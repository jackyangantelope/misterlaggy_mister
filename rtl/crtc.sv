==> flow/design.v <==
module crtc(
    input clk,
    input reset,
    output ce_pixel,
    input [1:0] wr,
    input [4:0] address,
    input [15:0] din,
    output [15:0] dout,
    output hsync,
    output hblank,
    output [11:0] hcnt,
    output vsync,
    output vblank,
    output [11:0] vcnt,
    output [11:0] arx,
    output [11:0] ary,
	output [5:0] pll_addr,
	output [31:0] pll_value,
	output reg pll_write,
	input      pll_busy
);
reg [15:0] ctrl[32];
wire [9:0] ce_num = ctrl[0][9:0];
wire [9:0] ce_denom = ctrl[1][9:0];
wire [11:0] hact = ctrl[2][11:0];
wire [11:0] hfp = ctrl[3][11:0];
wire [11:0] hs = ctrl[4][11:0];
wire [11:0] hbp = ctrl[5][11:0];
wire [11:0] vact = ctrl[6][11:0];
wire [11:0] vfp = ctrl[7][11:0];
wire [11:0] vs = ctrl[8][11:0];
wire [11:0] vbp = ctrl[9][11:0];
assign arx = ctrl[10][11:0];
assign ary = ctrl[11][11:0];
assign pll_addr = ctrl[14][5:0];
assign pll_value = {ctrl[12], ctrl[13]};
localparam PLL_IO_REG = 15;
localparam HCNT_REG = 16;
localparam VCNT_REG = 17;
assign hcnt = ctrl[HCNT_REG][11:0];
assign vcnt = ctrl[VCNT_REG][11:0];
wire ce_pixel2;  
jtframe_frac_cen ce_pix_frac(
    .clk(clk),
    .cen_in(1),
    .n(ce_num),
    .m(ce_denom),
    .cen({ce_pixel2, ce_pixel}),
    .cenb()
);
reg [11:0] hb_start, vb_start;
reg [11:0] hs_start, vs_start;
reg [11:0] hs_end, vs_end;
assign hblank = hcnt >= hb_start || hcnt < hbp;
assign hsync = hcnt >= hs_start && hcnt < hs_end;
assign vblank = vcnt >= vb_start || vcnt < vbp;
assign vsync = vcnt >= vs_start && vcnt < vs_end;
assign dout = address == PLL_IO_REG ? {16{pll_busy}} : ctrl[address];
wire pll_io_req = wr[0] && address == PLL_IO_REG;
always_ff @(posedge clk) begin
    reg pll_io_req_prev;
    if (reset) begin
        ctrl[HCNT_REG] <= 16'd0;
        ctrl[VCNT_REG] <= 16'd0;
    end
    if (wr[0]) ctrl[address][7:0] <= din[7:0];
    if (wr[1]) ctrl[address][15:8] <= din[15:8];
    pll_io_req_prev <= pll_io_req;
    pll_write <= pll_io_req & ~pll_io_req_prev;
    hb_start <= hact + hbp;
    vb_start <= vact + vbp;
    hs_start <= hb_start + hfp;
    vs_start <= vb_start + vfp;
    hs_end <= hs_start + hs;
    vs_end <= vs_start + vs;
    if (ce_pixel) begin
        ctrl[HCNT_REG] <= hcnt + 12'd1;
        if (hcnt >= (hs_end - 1)) begin
            ctrl[HCNT_REG] <= 16'd0;
            ctrl[VCNT_REG] <= vcnt + 12'd1;
            if (vcnt >= (vs_end - 1)) begin
                ctrl[VCNT_REG] <= 16'd0;
            end
        end
    end
end
endmodule
module jtframe_frac_cen #(parameter W=2)(
    input         clk,
    input         cen_in,
    input   [9:0] n,          
    input   [9:0] m,          
    output reg [W-1:0] cen,
    output reg [W-1:0] cenb  
);
wire [10:0] step={1'b0,n};
wire [10:0] lim ={1'b0,m};
wire [10:0] absmax = lim+step;
reg  [10:0] cencnt=11'd0;
reg  [10:0] next;
reg  [10:0] next2;
always @(*) begin
    next  = cencnt+step;
    next2 = next-lim;
end
reg  half    = 1'b0;
wire over    = next>=lim;
wire halfway = next >= (lim>>1)  && !half;
reg  [W-1:0] edgecnt = {W{1'b0}};
wire [W-1:0] next_edgecnt = edgecnt + 1'b1;
wire [W-1:0] toggle = next_edgecnt & ~edgecnt;
always @(posedge clk) begin
    cen  <= {W{1'b0}};
    cenb <= {W{1'b0}};
    if (cen_in) begin
        if( cencnt >= absmax ) begin
            cencnt <= 11'd0;
        end else
        if( halfway ) begin
            half <= 1'b1;
            cenb[0] <= 1'b1;
        end
        if( over ) begin
            cencnt <= next2;
            half <= 1'b0;
            edgecnt <= next_edgecnt;
            cen <= { toggle[W-2:0], 1'b1 };
        end else begin
            cencnt <= next;
        end
    end
end
endmodule
* Tool chain data of crtc
Tool output for the design above, in the order of the flow. Lines are those of the file above, counted from 1. Operators: Yosys type, input widths -> output width; for muxes data width and select width s. The mark -- stands for no value.
Inputs: design top crtc, clock clk, library sky130hd, timing corner tt_025C_1v80

* Elaborated design
Counts by Yosys on the flattened word-level netlist (proc, flatten, opt, wreduce; memories kept). Register bits leave out memories and registers merged into their read ports (data or address); mux counts leave out enables and synchronous resets folded into registers. Print and check cells are left out. Memory sizes are those after Yosys's memory passes, which may raise the word count (mostly to a power of two), join words into wider ones and drop unused or constant bits.
Word-level totals: bits in writable memories 512, ROM bits 0, latch bits 0, word-level cells 129, output and inout port bits 108, flip-flop bits (word level) 86, memory cells 1
Memories:
- ctrl | depth 32, bits a word 16, line 22 | reg [15:0] ctrl[32];
Operators by class: mux-type cells 25, equality and inequality tests 9, div/mod/pow operators 0, order comparisons 11, shift-type cells 0, bitwise operators 56, reductions and logical operators 5, $mul 0, $add $sub $neg 12
Operator list (count):
- $mux 16 | 10
- $add 12x12->12 | 6
- $ge 12x32->1 | 2
- $ge 12x12->1 | 4
- $lt 12x12->1 | 4
- $eq 5x5->1 const B | 8
- $and 1x1->1 | 31
- $add 12x1->13 const B | 2
- $sub 12x1->13 const B | 2
- $not 1->1 | 17
- $mux 8 | 2
- $add 11x10->11 | 1
- $sub 11x10->11 | 1
- $ge 11x10->1 | 1
- $mux 11 | 1
- $mux 1 | 10
- $mux 5 | 2
- $or 1x1->1 | 6
- $eq 5x4->1 const B | 1
- $logic_and 1x1->1 | 3
- $and 1x1->1 const A | 2
- $logic_or 1x1->1 | 2

* Depth
Depth = most cells in a row (Yosys ltp): at word level without a register or memory, in the mapped netlist without a sequential cell, where the memories' decode and read muxes count.
Depth: word-level depth 10, ABC_AREA 1, depth in mapped cells 20, depth with buffers taken out 20

* Synthesis result
Source: synth_stat.txt of the flow (Yosys; design flattened, memories mapped). It holds for the ABC_AREA given above (unset counts as 0); a run with the other value may have another netlist.
Cells by type:
- sky130_fd_sc_hd__edfxtp_1 | count 512, area in all 1.54E+04 sq um
- sky130_fd_sc_hd__ha_1 | count 208, area in all 2.6E+03 sq um
- sky130_fd_sc_hd__nand2_1 | count 583, area in all 2.19E+03 sq um
- sky130_fd_sc_hd__a22oi_1 | count 256, area in all 1.92E+03 sq um
- sky130_fd_sc_hd__dfxtp_1 | count 86, area in all 1.72E+03 sq um
- sky130_fd_sc_hd__inv_1 | count 256, area in all 960.922 sq um
- sky130_fd_sc_hd__xor2_1 | count 86, area in all 753.222 sq um
- sky130_fd_sc_hd__nor2_1 | count 172, area in all 645.619 sq um
- sky130_fd_sc_hd__a21oi_1 | count 112, area in all 560.538 sq um
- sky130_fd_sc_hd__nand4_1 | count 85, area in all 531.76 sq um
- sky130_fd_sc_hd__buf_4 | count 70, area in all 525.504 sq um
- sky130_fd_sc_hd__nand3_1 | count 74, area in all 370.355 sq um
- sky130_fd_sc_hd__buf_2 | count 41, area in all 205.197 sq um
- sky130_fd_sc_hd__xnor2_1 | count 23, area in all 201.443 sq um
- sky130_fd_sc_hd__o21ai_0 | count 35, area in all 175.168 sq um
- sky130_fd_sc_hd__nor3_1 | count 34, area in all 170.163 sq um
- sky130_fd_sc_hd__fa_1 | count 8, area in all 160.154 sq um
- sky130_fd_sc_hd__clkbuf_1 | count 30, area in all 112.608 sq um
Other cell types: 23; their cells: 122.
Mapped netlist: buffer cells 144, flip-flop cells 598, area of sequential cells 17096.4 sq um, cells in the netlist 2793, chip area (Yosys) 30011.3 sq um

* Path before layout
Source: OpenSTA report_checks on the synthesized netlist (no wires, ideal clock, input and output delay 20% of the period each), path of least setup slack; recovery checks are left aside. Register names are those of the netlist, which keeps one name where synthesis merged equal registers.
Timing after synthesis: path type reg2reg, from register hs_end[2], to memory ctrl[17][0], clock period 3810 ps, path delay 3012 ps, time at the first pin 0 ps, stages 18, required time 3406 ps, slack 798 ps, path buffers 1, arrival 2608 ps, setup time 404 ps, period reached after synthesis 3012 ps
"path delay" = arrival - input delay + setup time. "stages" counts driving pins, that of a launching flip-flop among them; a cell with two outputs on the path counts twice. "period reached after synthesis" = period - worst setup slack (recovery checks aside). The figure is calculated, with input and output delays left at 20% of the set period.
Between the ends, after synthesis: cell sequence sky130_fd_sc_hd__dfxtp_1 -> sky130_fd_sc_hd__nor2_1 -> sky130_fd_sc_hd__inv_1 -> sky130_fd_sc_hd__nor2_1 -> sky130_fd_sc_hd__inv_1 -> sky130_fd_sc_hd__nor3_1 -> sky130_fd_sc_hd__nand3_1 -> sky130_fd_sc_hd__xor2_1 -> sky130_fd_sc_hd__inv_1 -> sky130_fd_sc_hd__ha_1 -> sky130_fd_sc_hd__nand2_1 -> sky130_fd_sc_hd__or2_2 -> sky130_fd_sc_hd__nand2_1 -> sky130_fd_sc_hd__inv_1 -> sky130_fd_sc_hd__nand2_1 -> sky130_fd_sc_hd__nand2_1 -> sky130_fd_sc_hd__buf_2 -> sky130_fd_sc_hd__o311ai_0
RTL lines, path after synthesis:
- start, declared | line 53 | reg [11:0] hs_end, vs_end;
- start, assigned | line 74 | hs_end <= hs_start + hs;
- end, declared | line 22 | reg [15:0] ctrl[32];
No chain of elaborated cells between the ends is given.

* Worst path after layout
From the final timing report of stored run 1: the path of least setup slack in the routed layout; clock arrival at registers is part of the times. The report prints the path's times to 10 ps; the period is as set.
Timing after layout: path type reg2reg, from register hs_end[2], to memory ctrl[21][13], required time 2460 ps, arrival 3450 ps, stages 19, path buffers 2, clock period 2130 ps, time at the first pin 600 ps, slack -980 ps, setup time 260 ps
Between the ends, after layout: cell sequence sky130_fd_sc_hd__dfxtp_4 -> sky130_fd_sc_hd__nor2_4 -> sky130_fd_sc_hd__inv_2 -> sky130_fd_sc_hd__nor2_4 -> sky130_fd_sc_hd__inv_4 -> sky130_fd_sc_hd__nor3_4 -> sky130_fd_sc_hd__nand2_1 -> sky130_fd_sc_hd__xor2_1 -> sky130_fd_sc_hd__ha_1 -> sky130_fd_sc_hd__a21oi_1 -> sky130_fd_sc_hd__or2_4 -> sky130_fd_sc_hd__nand2_4 -> sky130_fd_sc_hd__inv_4 -> sky130_fd_sc_hd__nand2_8 -> sky130_fd_sc_hd__nand3_4 -> sky130_fd_sc_hd__nand2_8 -> sky130_fd_sc_hd__clkbuf_16 -> sky130_fd_sc_hd__nor2_4 -> sky130_fd_sc_hd__buf_12
RTL lines, path after layout:
- start, declared | line 53 | reg [11:0] hs_end, vs_end;
- start, assigned | line 74 | hs_end <= hs_start + hs;
- end, declared | line 22 | reg [15:0] ctrl[32];
No chain of elaborated cells between the ends is given.

Flow measurements of crtc on sky130hd: 2 stored runs with different settings, listed in no order. Input and output delays are each 20% of the period that was set; the output load is 0.01 pF.
By "power consumption" is meant OpenSTA's value without simulated activity: inputs other than the clock are taken to toggle once in ten clock periods, and the tool carries that through the logic.

* Stored run 1 | settings: period_ns 2.13; CORE_UTILIZATION 19; PLACE_DENSITY 0.69; CORE_MARGIN 3; CELL_PAD_IN_SITES_GLOBAL_PLACEMENT 2; CELL_PAD_IN_SITES_DETAIL_PLACEMENT 1; ABC_AREA 1; GPL_TIMING_DRIVEN 0; CTS_CLUSTER_SIZE 34; CTS_CLUSTER_DIAMETER 368; SLEW_MARGIN 20; CAP_MARGIN 20 | results: total negative slack -514,476 ps; area of the die 162,760.0 sq um; worst hold slack after layout 106 ps; lowest setup slack -985 ps; utilization of the finished layout 25.0%; standard-cell area of the final layout 39,123.8 sq um; power consumption 0.033423 W; synthesized cell area 30,011.3 sq um
* Stored run 2 | settings: period_ns 3.0; CORE_UTILIZATION 71; PLACE_DENSITY_LB_ADDON 0.14; CORE_MARGIN 5; TNS_END_PERCENT 55; MAX_ROUTING_LAYER met5; CAP_MARGIN 20; SLEW_MARGIN 20 | results: total negative slack -23,201 ps; area of the die 45,511.8 sq um; worst hold slack after layout 428 ps; lowest setup slack -659 ps; utilization of the finished layout 91.0%; standard-cell area of the final layout 37,168.1 sq um; power consumption 0.027872 W; synthesized cell area 29,355.7 sq um
